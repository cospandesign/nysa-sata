==> flow/design.v <==
module debounce #(
  parameter INITIAL_STATE     = 0,
  parameter DEBOUNCE_COUNT    = 100
)(
  input         clk,
  input         in_signal,
  output  reg   out_signal
);
reg [DEBOUNCE_COUNT - 1: 0] debounce;
initial begin
  out_signal    <=  INITIAL_STATE;
  debounce      <=  INITIAL_STATE;
end
always @ (posedge clk) begin
  debounce  <= {debounce[(DEBOUNCE_COUNT - 2) : 0], in_signal};
  if (debounce[0] == 1 && (& debounce)) begin
    out_signal         <=  1;
  end
  else if ((debounce[0] == 0) && (~| debounce)) begin
    out_signal         <=  0;
  end
end
endmodule
# Step by step through the tools: debounce
# The steps from the RTL of debounce to its reports follow in flow order.
# Line numbers count from 1 in the design file above.
# Cell names lack the library's common part.
# The mark - stands for no value.
# setup
top	debounce
clock	clk
library	sky130hd
pvt_corner	tt_025C_1v80

# Word level
# Source: Yosys, flattened and elaborated, memories not mapped. Widths are those after wreduce; folded enables and synchronous resets count as part of the registers. Registers that Yosys merges into a memory's read port (data or address) are not register bits. Print and check cells do not count. Equal cells are merged and count once.
# bits
ff_bits	101
latchBits	0
ramBits	0
rom_bits	0
clocked_rd_ports_x_width	0
memories	0
in_bits	2
out_inout_bits	1
wordCells	8
# classes
n_addsub	0
n_mul	0
div	0
cmp	0
equal	0
shift	0
muxes	0
logic	1
n_reduce_logical	5
# ops
operator	n
100-bit AND reduction	1
100-bit OR reduction	1
1-bit logical AND	2
1-bit NOT	1
1-bit zero test	1

# Longest topological paths
# Longest topological path by Yosys (ltp), each cell counted once; first at word level (registers and memories cut), then after technology mapping (sequential cells cut; the memories' decode and read muxes count).
# logic_depth
depth_word	3
ABC_AREA	0
ltp_mapped	5
depth_no_buf	5

# After synthesis
# Source: synth_stat.txt of the flow (Yosys; design flattened, memories mapped). It holds for the ABC_AREA given above (unset counts as 0); a run with the other value may have another netlist.
# The area totals of this step are shown rounded.
# by_type
cell	n	type_area_um2
dfxtp_1	101	2.02E+03
nand4_1	31	193.936
nor4_1	30	187.68
nor4_2	1	12.512
nand3_1	2	10.01
nor3_1	2	10.01
o2bb2ai_1	1	8.758
nand2_2	1	6.256
nand2_1	1	3.754
nor2_1	1	3.754
# synth_totals
cells	171
synth_area_um2	2460
sequential_area_um2	2020
ff_cells	101
n_buf	0

# Path before layout
# Source: OpenSTA report_checks on the synthesized netlist (no wires, ideal clock, input and output delay 20% of the period each), path of least setup slack; recovery checks are left aside. Register names are those of the netlist, which keeps one name where synthesis merged equal registers.
# synth_timing
kind	register to register
from	register debounce[23]
to	register out_signal
period_ps	1370
setup_time_ps	117
t_first_pin_ps	0
t_arrival_ps	1096
required_time_ps	1253
path_slack_ps	157
delay_ps	1213
stages	6
path_buffers	0
synth_period_reached_ps	1213
# "delay_ps" is the arrival time less input delay plus setup time.
# "stages" counts driving pins, that of a launching flip-flop among them; a cell with two outputs on the path counts twice.
# "synth_period_reached_ps" = period - worst setup slack (recovery checks aside). The figure is calculated, with input and output delays left at 20% of the set period.
# Between the ends stands the longest chain of elaborated cells between them, by number of cells; it is not shown to be the way that was timed. Of several equally long chains one is given.
# A line is the first line of the expression or statement that the cell stems from. Yosys adds cells for indexed reads and writes and turns some case tables into memories.
# synth_between
path_cell_list	dfxtp_1 > nor4_1 > nand2_2 > nor4_1 > nand2_1 > o2bb2ai_1
elab_chain_cells	3
cells_between	5
lines_between	2
classes_between	reduce/logical (5)
# synth_lines
item	line_no	text
start, declared	9	reg [DEBOUNCE_COUNT - 1: 0] debounce;
start, assigned	15	debounce  <= {debounce[(DEBOUNCE_COUNT - 2) : 0], in_signal};
100-bit OR reduction	19	else if ((debounce[0] == 0) && (~| debounce)) begin
1-bit zero test	19
1-bit logical AND	19
end, assigned	17	out_signal         <=  1;
end, assigned	20	out_signal         <=  0;
end, declared	7	output  reg   out_signal

# Timing after layout
# Path of least setup slack in the final report of stored run 1 (OpenROAD, finished layout, wires in). Where an end is a register, its clock arrival counts in the times.
# The report prints the path's times to 10 ps; the period is as set.
# layout_timing
kind	register to register
from	register debounce[9]
to	register out_signal
period_ps	908
setup_time_ps	100
t_first_pin_ps	360
t_arrival_ps	1690
required_time_ps	1170
path_slack_ps	-530
stages	6
path_buffers	0
# Between the ends stands the longest chain of elaborated cells between them, by number of cells; it is not shown to be the way that was timed. Of several equally long chains one is given.
# layout_between
path_cell_list	dfxtp_2 > nor4_2 > nand4_1 > nor4_4 > nand2_1 > o2bb2ai_1
elab_chain_cells	3
cells_between	5
lines_between	2
classes_between	reduce/logical (5)
# layout_lines
item	line_no	text
start, declared	9	reg [DEBOUNCE_COUNT - 1: 0] debounce;
start, assigned	15	debounce  <= {debounce[(DEBOUNCE_COUNT - 2) : 0], in_signal};
100-bit OR reduction	19	else if ((debounce[0] == 0) && (~| debounce)) begin
1-bit zero test	19
1-bit logical AND	19
end, assigned	17	out_signal         <=  1;
end, assigned	20	out_signal         <=  0;
end, declared	7	output  reg   out_signal

# Design debounce on sky130hd. What follows are 2 stored runs of the flow, each under its own settings; their order means nothing. The constraints put input and output delay at 20% of the set period each and load the outputs with 0.01 pF.
# By "achieved_period_ps" is meant the clock period of the run minus its worst setup slack. This is arithmetic on one report: input and output delays are still those of the set period (20% each).
# "worst_path_ps" = time allowed to the worst setup path (clock period - input delay - output delay, where it has them) - its slack; a late launch clock adds to it, a late capture clock takes from it.
# "worst_path_ps" is given in steps of 10 ps.
# Values from the reports are rounded here.
# Among the settings, n/a means not set for that run.
stored run	period_ns	CORE_UTILIZATION	SETUP_SLACK_MARGIN	PLACE_DENSITY_LB_ADDON	CELL_PAD_IN_SITES_GLOBAL_PLACEMENT	GPL_ROUTABILITY_DRIVEN	SLEW_MARGIN	CAP_MARGIN	CORE_MARGIN	TNS_END_PERCENT	ABC_AREA	CTS_CLUSTER_DIAMETER	MAX_ROUTING_LAYER	post_synth_area_um2	final_die_area_um2	finalUtil_pct	timing.setup.ws_ps	tns_ps	worst_hold_slack_ps	achieved_period_ps	worst_path_ps	critical_path_type
stored run 1	0.908	58	0.03	0.05	0	0	15	20	2	n/a	n/a	n/a	n/a	2460	4780	81.8	-529	-763	268	1437	1440	register to register
stored run 2	1.65	20	0.04	0.28	n/a	n/a	25	25	3	25	0	361	met5	2460	13700	25.3	65	0	367	1585	1260	register to output
